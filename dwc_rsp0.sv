==> flow/design.v <==
module dwc_rsp0 #(
    parameter unsigned INPUT_DATA_WIDTH = 128,
    parameter unsigned OUTPUT_DATA_WIDTH = 32,
    parameter unsigned RSP_WORD_NUMBER = INPUT_DATA_WIDTH / OUTPUT_DATA_WIDTH
) (
    input logic clk,
    input logic rst_n,
    output logic id_rsp_valid,
    input logic id_rsp_ready,
    output logic [OUTPUT_DATA_WIDTH-1:0] id_rsp_rdata,
    input logic fifo_rsp_valid,
    output logic fifo_rsp_ready,
    input logic [INPUT_DATA_WIDTH-1:0] fifo_rsp_rdata,
    output logic [1:0] state
);
localparam int WORD_COUNT_WIDTH = (RSP_WORD_NUMBER > 1) ? $clog2(RSP_WORD_NUMBER) : 1;
logic [INPUT_DATA_WIDTH-1:0] data_buf;
logic [OUTPUT_DATA_WIDTH-1:0] unpack_data_buf;
logic [WORD_COUNT_WIDTH:0] word_count;
typedef enum logic [1:0] {
    LOAD,
    UNPACK,
    SEND
} State;
State current_state, next_state;
always_comb begin
    next_state = current_state;
    case (current_state)
    LOAD: begin
        if (fifo_rsp_valid && RSP_WORD_NUMBER != 1) begin
            next_state = UNPACK;
        end else if (fifo_rsp_valid && RSP_WORD_NUMBER == 1) begin
            next_state = SEND;
        end
    end
    UNPACK: begin
        next_state = SEND;
    end
    SEND: begin
        if (id_rsp_ready && RSP_WORD_NUMBER != 1 && word_count != RSP_WORD_NUMBER) begin
            next_state = UNPACK;
        end else if (id_rsp_ready && RSP_WORD_NUMBER != 1 && word_count == RSP_WORD_NUMBER) begin
            next_state = LOAD;
        end else if (id_rsp_ready && RSP_WORD_NUMBER == 1) begin
            next_state = LOAD;
        end else begin
            next_state = SEND;
        end
    end
    endcase
end
always_ff @(posedge clk or negedge rst_n) begin
    if (!rst_n) begin
        current_state <= LOAD;
    end else begin
        current_state <= next_state;
    end
end
always_ff @(posedge clk or negedge rst_n) begin
    if (!rst_n) begin
        fifo_rsp_ready <= 0;
        id_rsp_valid <= 0;
        id_rsp_rdata <= 0;
        data_buf <= 0;
        word_count <= 0;
        unpack_data_buf <= 0;
        state <= 0;
    end else begin
        fifo_rsp_ready <= 0;
        id_rsp_valid <= 0;
        case(current_state)
        LOAD: begin
            word_count <= 0;
            if (fifo_rsp_valid) begin
                fifo_rsp_ready <= 1;
                data_buf <= fifo_rsp_rdata;
            end
        end
        UNPACK: begin
            state <= UNPACK;
            unpack_data_buf <= data_buf[word_count * OUTPUT_DATA_WIDTH +: OUTPUT_DATA_WIDTH];
            word_count <= word_count + 1;
        end
        SEND: begin
            state <= SEND;
            id_rsp_valid <= 1;
            if (RSP_WORD_NUMBER != 1) id_rsp_rdata <= unpack_data_buf;
            else if (RSP_WORD_NUMBER == 1) id_rsp_rdata <= data_buf;
        end
        endcase
    end
end
endmodule
* From RTL to reports: dwc_rsp0
Tool output for the design above, in the order of the flow.
Line numbers count from 1 in the design file above.
Cell names lack the library's common part.
Not given: -
- Top :: dwc_rsp0
- Clock input :: clk
- Library :: sky130hd
- Library corner :: tt_025C_1v80

* After elaboration
Counts by Yosys on the flattened word-level netlist (proc, flatten, opt, wreduce; memories kept). Register bits leave out memories and registers merged into their read ports (data or address). Print and check cells are left out. Cells with the same type and inputs are merged into one.
- Add/subtract/negate cells :: 1
- Eq/ne operators :: 5
- Shifts and indexed selects :: 1
- Mux-type cells :: 9
- Reduce/logical cells :: 8
** Operators by type and width (number)
- indexed select 128 x 9 -> 32 bit :: 1
- case mux 3 bit (select 2 bit) :: 1
- case mux 2 bit (select 3 bit) :: 1
- two-way mux 2 bit :: 3
- AND reduction 2 bit :: 2
- nonzero test 2 bit :: 2
- case mux 2 bit (select 2 bit) :: 1
- adder 3 x 1 -> 3 bit (second input constant) :: 1
- == test 3 bit (second input constant) :: 1
- inequality test 3 bit (second input constant) :: 1
- nonzero test 3 bit :: 1
- two-way mux 1 bit :: 3
- logical AND 1 bit :: 2
- == test 2 x 1 -> 1 bit (second input constant) :: 1
- == test 2 bit (second input constant) :: 1
- inequality test 2 bit (second input constant) :: 1
- logical NOT 2 bit :: 1
- Register bits after elaboration :: 201
- Input bits :: 132
- Output and inout bits :: 36
- Cells after elaboration :: 32

* Depth
Longest topological path by Yosys (ltp), each cell counted once; first at word level (registers and memories cut), then after technology mapping (sequential cells cut; the memories' decode and read muxes count).
- Word-level depth :: 5
- ABC_AREA :: 0
- Gate-level depth with buffers :: 6
- Gate-level depth less buffers :: 4

* Mapped cells and area
Yosys stat after the flow's synthesis: flattened, memories mapped to cells. It holds for the ABC_AREA given above (unset counts as 0); a run with the other value may have another netlist.
- Cells in the netlist :: 484
- Cell area after synthesis :: 8299.2 µm²
- Sequential area :: 5056.1 µm²
- Flip-flops :: 202
- Buffer cells :: 35
** Cells by type
- dfrtp_1 :: number 201, area in all 5.03E+03 µm²
- mux2_2 :: number 150, area in all 1689.12 µm²
- mux4_2 :: number 28, area in all 630.605 µm²
- a22o_1 :: number 33, area in all 289.027 µm²
- buf_6 :: number 12, area in all 135.13 µm²
- mux2_1 :: number 10, area in all 112.608 µm²
- mux4_1 :: number 4, area in all 105.101 µm²
- buf_2 :: number 14, area in all 70.067 µm²
- buf_12 :: number 2, area in all 40.038 µm²
- dfstp_2 :: number 1, area in all 26.275 µm²
- ha_1 :: number 2, area in all 25.024 µm²
- clkbuf_1 :: number 6, area in all 22.522 µm²
- buf_8 :: number 1, area in all 15.014 µm²
- inv_1 :: number 4, area in all 15.014 µm²
- nand2_1 :: number 3, area in all 11.261 µm²
- mux2i_1 :: number 1, area in all 10.01 µm²
- o21ai_0 :: number 2, area in all 10.01 µm²
- a31o_2 :: number 1, area in all 8.758 µm²
Other cell types: 8; their cells: 9.

* Worst setup path after synthesis
Source: OpenSTA report_checks on the synthesized netlist (no wires, ideal clock, input and output delay 20% of the period each), path of least setup slack; recovery checks are left aside. Register names are those of the netlist, which keeps one name where synthesis merged equal registers.
- Path kind :: register to register
- From :: register current_state
- To :: register data_buf[100]
- Period :: 1950 ps
- Setup time :: 125 ps
- Time at the first pin :: 0 ps
- Arrival :: 1419 ps
- Data required time :: 1825 ps
- Slack :: 406 ps
- Delay of the path :: 1544 ps
- Stages :: 6
- Path buffers :: 3
- Synthesis period reached :: 1544 ps
"delay of the path" = arrival - input delay + setup time.
"stages" counts driving pins, that of a launching flip-flop among them; a cell with two outputs on the path counts twice.
"synthesis period reached" is the clock period less the worst setup slack; recovery checks do not enter. This is arithmetic on one report: input and output delays are still those of the set period (20% each).
An end named without its bit number is one bit of that signal or, where synthesis recoded a state register, one of its new flip-flops.
- Cells stage by stage :: dfstp_2 and2_1 clkbuf_1 buf_6 buf_6 mux2_2
** Ends and longest elaborated chain, post-synthesis
- start: declaration :: RTL line 25 : State current_state, next_state;
- start: assignment :: RTL line 54 : current_state <= LOAD;
- start: assignment :: RTL line 56 : current_state <= next_state;
- end: assignment :: RTL line 64 : data_buf <= 0;
- end: assignment :: RTL line 76 : data_buf <= fifo_rsp_rdata;
- end: declaration :: RTL line 17 : logic [INPUT_DATA_WIDTH-1:0] data_buf;
Chain of elaborated cells between the ends: none given.

* Timing after layout
Path of least setup slack in the final report of run B (OpenROAD, finished layout, wires in). Where an end is a register, its clock arrival counts in the times.
The path's times are printed in steps of 10 ps; the period is the one set.
- Path kind :: register to register
- From :: register word_count[0]
- To :: register unpack_data_buf[14]
- Period :: 1860 ps
- Setup time :: 110 ps
- Time at the first pin :: 500 ps
- Arrival :: 1910 ps
- Data required time :: 2240 ps
- Slack :: 330 ps
- Stages :: 5
- Path buffers :: 2
The rows between start and end are the longest chain of elaborated cells between them; the timing report does not say that the signal goes this way. Where chains are equally long, one stands for them.
A line is the first line of the expression or statement that the cell stems from. Yosys adds cells for indexed reads and writes and turns some case tables into memories.
At most two assigning lines are given for a register; there are more.
- Cells stage by stage :: dfrtp_2 buf_12 clkbuf_16 mux4_2 a22o_1
- Cells in the longest elaborated chain :: 1
- Elaborated cells on any way between the ends :: 1
- RTL lines with such cells :: 1
- Classes of those cells :: shift: 1
** Ends and longest elaborated chain, post-layout
- start: declaration :: RTL line 19 : logic [WORD_COUNT_WIDTH:0] word_count;
- start: assignment :: RTL line 65 : word_count <= 0;
- start: assignment :: RTL line 82 : word_count <= word_count + 1;
- indexed select 128 x 9 -> 32 bit :: RTL line 81 : unpack_data_buf <= data_buf[word_count * OUTPUT_DATA_WIDTH +: OUTPUT_DATA_WIDTH];
- end: assignment :: RTL line 66 : unpack_data_buf <= 0;
- end: assignment :: RTL line 81
- end: declaration :: RTL line 18 : logic [OUTPUT_DATA_WIDTH-1:0] unpack_data_buf;

## Implementation results

Top module dwc_rsp0; platform sky130hd; tools Yosys and OpenROAD; 2 stored runs in no particular order. Input and output delays are each 20% of the period that was set; the output load is 0.01 pF.
"clock period reached" is the run's clock period less its worst setup slack. It is reckoned from that one timing run; input and output delays stay at 20% of the period that was set.
"total power of the final layout" rests on the timing tool's default activity at the inputs, not on a simulated workload.

** Run A
- Settings :: period_ns=3.29; CORE_UTILIZATION=55; SETUP_SLACK_MARGIN=0.79; PLACE_DENSITY_LB_ADDON=0.28; CELL_PAD_IN_SITES_DETAIL_PLACEMENT=2; CAP_MARGIN=15; MIN_ROUTING_LAYER=met2; MAX_ROUTING_LAYER=met4; CORE_MARGIN=2; SLEW_MARGIN=20
- Outcome :: not finished: placement ended with error DPL-0033

** Run B
- Settings :: period_ns=1.86; SETUP_SLACK_MARGIN=0.54; CAP_MARGIN=20; CORE_MARGIN=2; CORE_UTILIZATION=40; SLEW_MARGIN=20
- Utilization of the finished layout :: 58.9 %
- Area inside the die boundary :: 21,915.8 µm²
- Clock period reached :: 1,527 ps
- Chip area in the Yosys report :: 8,299.2 µm²
- Total power of the final layout :: 18.533 mW
- Setup slack of the worst path :: 333 ps
