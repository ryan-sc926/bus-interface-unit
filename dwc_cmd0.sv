==> flow/design.v <==
module dwc_cmd0 #(
    parameter unsigned INPUT_DATA_WIDTH = 32,
    parameter unsigned OUTPUT_DATA_WIDTH = 128,
    parameter unsigned CMD_WORD_NUMBER  = OUTPUT_DATA_WIDTH / INPUT_DATA_WIDTH
) (
    input  logic clk,
    input  logic rst_n,
    input  logic fifo_cmd_valid,
    output logic fifo_cmd_ready,
    input  logic [INPUT_DATA_WIDTH-1:0] fifo_cmd_wdata,
    output logic dwc_cmd_valid,
    input  logic dwc_cmd_ready,
    output logic [OUTPUT_DATA_WIDTH-1:0] dwc_cmd_wdata,
    output logic [1:0] state
);
logic send_en;
localparam int WORD_COUNT_WIDTH = (CMD_WORD_NUMBER > 1) ? $clog2(CMD_WORD_NUMBER) : 1;
typedef enum logic [1:0] {
    PACK   = 2'b00,
    BYPASS = 2'b01,
    SEND   = 2'b10
} State;
State current_state, next_state;
logic [OUTPUT_DATA_WIDTH-1:0] data_buf;
logic [WORD_COUNT_WIDTH:0] word_count;
always_comb begin
    case (current_state)
        PACK: begin
            if (word_count == CMD_WORD_NUMBER) next_state = SEND;
            else next_state = PACK;
        end
        BYPASS: begin
            if (fifo_cmd_valid && fifo_cmd_ready) next_state = SEND;
            else next_state = BYPASS;
        end
        SEND: begin
            if (dwc_cmd_ready) next_state = (CMD_WORD_NUMBER == 1) ? BYPASS : PACK;
            else next_state = SEND;
        end
        default: next_state = PACK;
    endcase
end
always_ff @(posedge clk or negedge rst_n) begin
    if (!rst_n) current_state <= (CMD_WORD_NUMBER == 1) ? BYPASS : PACK;
    else current_state <= next_state;
end
always_ff @(posedge clk or negedge rst_n) begin
    if (!rst_n) begin
        fifo_cmd_ready <= 0;
        dwc_cmd_valid  <= 0;
        dwc_cmd_wdata  <= 0;
        data_buf       <= 0;
        word_count     <= 0;
        state          <= 0;
        send_en <= 0;
    end else begin
        fifo_cmd_ready <= 0;  
        dwc_cmd_valid  <= 0;
        state          <= current_state;
        case (current_state)
        PACK: begin
            if (fifo_cmd_valid) fifo_cmd_ready <= 1;
            if (fifo_cmd_valid && fifo_cmd_ready) begin
                data_buf[word_count * INPUT_DATA_WIDTH +: INPUT_DATA_WIDTH] <= fifo_cmd_wdata;
                word_count <= word_count + 1;
                send_en <= 1;
            end
        end
        BYPASS: begin
            if (fifo_cmd_valid) fifo_cmd_ready <= 1;
            if (fifo_cmd_valid && fifo_cmd_ready) begin
                data_buf <= fifo_cmd_wdata;
                send_en <= 1;
            end
        end
        SEND: begin
            if (send_en) begin
                dwc_cmd_valid <= 1;
                dwc_cmd_wdata <= data_buf;
                word_count <= 0;
            end
            if (dwc_cmd_ready) begin
                dwc_cmd_valid <= 0;
                send_en <= 0;
            end
        end
        endcase
    end
end
endmodule
Tool chain data of dwc_cmd0
Tool output for the design above, in the order of the flow.
Line numbers count from 1 in the design file above.
Cell names lack the library's common part.
{"block": "design", "top_module": "dwc_cmd0", "clk_port": "clk", "lib": "sky130hd", "corner": "tt_025C_1v80"}

Elaborated design
Yosys after proc, flatten, opt, wreduce and memory -nomap, before mapping. Memory bits, and registers merged into a memory's read port (data or address), are not among the register bits. Print and check cells are not counted.
{"block": "word_totals", "ff_bits": 266, "inputBits": 36, "out_inout_bits": 132, "elab_cells": 51}
{"block": "classes", "addsub": 2, "eq_ne": 8, "n_shift": 2, "n_mux": 18, "n_logic": 3, "reduce_logical": 10}
{"block": "ops", "op": "128-bit case mux with 2-bit select", "n": 1}
{"block": "ops", "op": "128-bit two-way mux", "n": 2}
{"block": "ops", "op": "128-bit bitwise AND", "n": 1}
{"block": "ops", "op": "128-bit OR", "n": 1}
{"block": "ops", "op": "128-bit inverter", "n": 1}
{"block": "ops", "op": "32-bit by 33-bit variable shift with 128-bit output", "n": 1}
{"block": "ops", "op": "32-bit by 33-bit variable shift with 128-bit output (first input constant)", "n": 1}
{"block": "ops", "op": "8-bit negator with 33-bit output", "n": 1}
{"block": "ops", "op": "3-bit AND reduction", "n": 3}
{"block": "ops", "op": "2-bit != test (second input constant)", "n": 4}
{"block": "ops", "op": "1-bit two-way mux", "n": 7}
{"block": "ops", "op": "3-bit case mux with 2-bit select", "n": 1}
{"block": "ops", "op": "2-bit case mux with 3-bit select", "n": 1}
{"block": "ops", "op": "3-bit two-way mux", "n": 2}
{"block": "ops", "op": "2-bit two-way mux", "n": 3}
{"block": "ops", "op": "2-bit nonzero test", "n": 2}
{"block": "ops", "op": "3-bit by 1-bit adder with 3-bit output (second input constant)", "n": 1}
{"block": "ops", "op": "3-bit == test (second input constant)", "n": 1}
{"block": "ops", "op": "3-bit nonzero test", "n": 1}
{"block": "ops", "op": "2-bit by 1-bit == test with 1-bit output (second input constant)", "n": 1}
{"block": "ops", "op": "2-bit by 1-bit != test with 1-bit output (second input constant)", "n": 1}
{"block": "ops", "op": "2-bit == test (second input constant)", "n": 1}
{"block": "ops", "op": "2-bit logical NOT", "n": 1}
{"block": "ops", "op": "2-bit AND reduction", "n": 1}
{"block": "ops", "op": "2-bit OR reduction", "n": 1}
{"block": "ops", "op": "1-bit case mux with 2-bit select", "n": 1}
{"block": "ops", "op": "1-bit logical AND", "n": 1}

Depth
Depth = most cells in a row (Yosys ltp): at word level without a register or memory, in the mapped netlist without a sequential cell, where the memories' decode and read muxes count.
{"block": "logic_depth", "ltp_word": 7, "abc_area": 0, "mapped_depth": 8, "mapped_depth_nobuf": 7}

Mapped cells and area
The flow's flattened synthesis, as Yosys stat reports it; memories are mapped. The netlist is that of the ABC_AREA named above (0 if unset); the other value can give another one.
The area totals of this step are shown rounded.
{"block": "by_type", "type": "dfrtp_1", "n": 266, "area_total_um2": 6.66E+03}
{"block": "by_type", "type": "mux2_2", "n": 128, "area_total_um2": 1.44E+03}
{"block": "by_type", "type": "a32o_1", "n": 64, "area_total_um2": 640.614}
{"block": "by_type", "type": "a22o_1", "n": 64, "area_total_um2": 560.538}
{"block": "by_type", "type": "buf_2", "n": 19, "area_total_um2": 95.091}
{"block": "by_type", "type": "buf_6", "n": 8, "area_total_um2": 90.086}
{"block": "by_type", "type": "ha_1", "n": 7, "area_total_um2": 87.584}
{"block": "by_type", "type": "clkbuf_1", "n": 15, "area_total_um2": 56.304}
{"block": "by_type", "type": "nor4_4", "n": 2, "area_total_um2": 42.541}
{"block": "by_type", "type": "nand2_1", "n": 7, "area_total_um2": 26.275}
{"block": "by_type", "type": "a21o_1", "n": 3, "area_total_um2": 22.522}
{"block": "by_type", "type": "nand3b_1", "n": 3, "area_total_um2": 22.522}
{"block": "by_type", "type": "o31ai_4", "n": 1, "area_total_um2": 21.27}
{"block": "by_type", "type": "mux2i_1", "n": 2, "area_total_um2": 20.019}
{"block": "by_type", "type": "inv_1", "n": 5, "area_total_um2": 18.768}
{"block": "by_type", "type": "buf_1", "n": 4, "area_total_um2": 15.014}
{"block": "by_type", "type": "o211ai_1", "n": 2, "area_total_um2": 15.014}
{"block": "by_type", "type": "nand2b_1", "n": 2, "area_total_um2": 12.512}
Not listed: further types 15, cells in them 15.
{"block": "mapped", "cells": 617, "area_um2": 9960, "seq_area_um2": 6660, "ff_cells": 266, "buffers": 47}

Timing after synthesis
Path of least setup slack by OpenSTA after synthesis, without wires, with an ideal clock, recovery checks aside; 20% of the period is set as input and as output delay. Where synthesis merged equal registers, the netlist keeps one of their names.
{"block": "synth_path", "kind": "register to register", "start": "register word_count[0]", "end": "register data_buf[10]", "tclk_ns": 4.42, "setup_ns": 0.067, "t_first_pin_ns": 0.000, "arrival_time_ns": 2.329, "setup_slack_ns": 2.024, "delay_ns": 2.396, "path_stages": 9, "path_buffers": 1, "synth_period_reached_ns": 2.396}
"delay_ns" is the arrival time less input delay plus setup time.
"path_stages" counts driving pins, that of a launching flip-flop among them; a cell with two outputs on the path counts twice.
"synth_period_reached_ns" is the clock period less the worst setup slack; recovery checks do not enter. This is arithmetic on one report: input and output delays are still those of the set period (20% each).
The rows between start and end are the longest chain of elaborated cells between them; the timing report does not say that the signal goes this way. Where chains are equally long, one stands for them.
A line is the first line of the expression or statement that the cell stems from. Yosys adds cells for indexed reads and writes and turns some case tables into memories.
At most two assigning lines are given for a register; there are more.
Where a signal picks the word or bit written, the line may be left out of the assigning lines.
{"block": "synth_between", "path_cell_list": "dfrtp_1 > inv_1 > ha_1 > ha_1 > ha_1 > or4_4 > o31ai_4 > buf_6 > a32o_1", "elab_chain_cells": 7}
{"block": "synth_rtl", "element": "start, declared", "line_no": 25, "source": "logic [WORD_COUNT_WIDTH:0] word_count;"}
{"block": "synth_rtl", "element": "start, assigned", "line_no": 53, "source": "word_count     <= 0;"}
{"block": "synth_rtl", "element": "start, assigned", "line_no": 65, "source": "word_count <= word_count + 1;"}
{"block": "synth_rtl", "element": "8-bit negator with 33-bit output", "line_no": 64, "source": "data_buf[word_count * INPUT_DATA_WIDTH +: INPUT_DATA_WIDTH] <= fifo_cmd_wdata;"}
{"block": "synth_rtl", "element": "32-bit by 33-bit variable shift with 128-bit output", "line_no": 64}
{"block": "synth_rtl", "element": "128-bit inverter", "line_no": 64}
{"block": "synth_rtl", "element": "128-bit bitwise AND", "line_no": 64}
{"block": "synth_rtl", "element": "128-bit OR", "line_no": 64}
{"block": "synth_rtl", "element": "128-bit two-way mux", "line_no": 63, "source": "if (fifo_cmd_valid && fifo_cmd_ready) begin"}
{"block": "synth_rtl", "element": "128-bit case mux with 2-bit select", "line_no": 60, "source": "case (current_state)"}
{"block": "synth_rtl", "element": "end, assigned", "line_no": 52, "source": "data_buf       <= 0;"}
{"block": "synth_rtl", "element": "end, assigned", "line_no": 72, "source": "data_buf <= fifo_cmd_wdata;"}
{"block": "synth_rtl", "element": "end, declared", "line_no": 24, "source": "logic [OUTPUT_DATA_WIDTH-1:0] data_buf;"}

Worst path after layout
From the final timing report of run 1: the path of least setup slack in the routed layout; clock arrival at registers is part of the times.
{"block": "layout_path", "kind": "register to register", "start": "register word_count[0]", "end": "register data_buf[117]", "tclk_ns": 3.99, "setup_ns": 0.06, "t_first_pin_ns": 0.52, "arrival_time_ns": 3.36, "setup_slack_ns": 1.07, "path_stages": 8, "path_buffers": 1}
The rows between start and end are the longest chain of elaborated cells between them; the timing report does not say that the signal goes this way. Where chains are equally long, one stands for them.
At most two assigning lines are given for a register; there are more.
Where a signal picks the word or bit written, the line may be left out of the assigning lines.
{"block": "layout_between", "path_cell_list": "dfrtp_1 > inv_1 > ha_1 > ha_1 > nand2b_1 > nor4_4 > buf_4 > a22o_1", "elab_chain_cells": 7}
{"block": "layout_rtl", "element": "start, declared", "line_no": 25, "source": "logic [WORD_COUNT_WIDTH:0] word_count;"}
{"block": "layout_rtl", "element": "start, assigned", "line_no": 53, "source": "word_count     <= 0;"}
{"block": "layout_rtl", "element": "start, assigned", "line_no": 65, "source": "word_count <= word_count + 1;"}
{"block": "layout_rtl", "element": "8-bit negator with 33-bit output", "line_no": 64, "source": "data_buf[word_count * INPUT_DATA_WIDTH +: INPUT_DATA_WIDTH] <= fifo_cmd_wdata;"}
{"block": "layout_rtl", "element": "32-bit by 33-bit variable shift with 128-bit output", "line_no": 64}
{"block": "layout_rtl", "element": "128-bit inverter", "line_no": 64}
{"block": "layout_rtl", "element": "128-bit bitwise AND", "line_no": 64}
{"block": "layout_rtl", "element": "128-bit OR", "line_no": 64}
{"block": "layout_rtl", "element": "128-bit two-way mux", "line_no": 63, "source": "if (fifo_cmd_valid && fifo_cmd_ready) begin"}
{"block": "layout_rtl", "element": "128-bit case mux with 2-bit select", "line_no": 60, "source": "case (current_state)"}
{"block": "layout_rtl", "element": "end, assigned", "line_no": 52, "source": "data_buf       <= 0;"}
{"block": "layout_rtl", "element": "end, assigned", "line_no": 72, "source": "data_buf <= fifo_cmd_wdata;"}
{"block": "layout_rtl", "element": "end, declared", "line_no": 24, "source": "logic [OUTPUT_DATA_WIDTH-1:0] data_buf;"}

Below are 2 stored runs of the flow (Yosys, OpenROAD; platform sky130hd) on dwc_cmd0, each with its settings and what was measured, unordered. Constraints: input delay and output delay 20% of the set period each, output load 0.01 pF.
"timing.achieved_period_ns" means the clock period less the worst setup slack. The figure is calculated, with input and output delays left at 20% of the set period.
"worst_setup_path_time_ns" = time allowed to the worst setup path (clock period - input delay - output delay, where it has them) - its slack; a late launch clock adds to it, a late capture clock takes from it.
"power_uw" is the tool's figure for a default switching activity; nothing was simulated.
Results are given in rounded form.

{"run": "run 1", "settings": { "period_ns": 3.99, "CORE_UTILIZATION": 31, "PLACE_DENSITY_LB_ADDON": 0.29, "CORE_ASPECT_RATIO": 1.82, "CTS_CLUSTER_DIAMETER": 93, "CAP_MARGIN": 10, "CORE_MARGIN": 2, "SLEW_MARGIN": 20 }, "results": { "worst_setup_path_time_ns": 2.92, "worstPathKind": "register to register", "total_negative_slack_ns": 0.000, "fin_ws_ns": 1.07, "stdcell_area_um2": 12800, "post_synth_area_um2": 9960, "power_uw": 10400, "die_area_um2": 33600, "fin_util_pct": 40.5, "timing.achieved_period_ns": 2.917 }}
{"run": "run 2", "settings": { "period_ns": 2.35, "CORE_UTILIZATION": 60, "PLACE_DENSITY_LB_ADDON": 0.2, "CELL_PAD_IN_SITES_GLOBAL_PLACEMENT": 1, "CELL_PAD_IN_SITES_DETAIL_PLACEMENT": 2, "TNS_END_PERCENT": 30, "ABC_AREA": 1, "CTS_CLUSTER_DIAMETER": 313, "SLEW_MARGIN": 35, "CAP_MARGIN": 20, "CORE_MARGIN": 2 }, "outcome": "no final report: placement broke off with FLW-0024"}
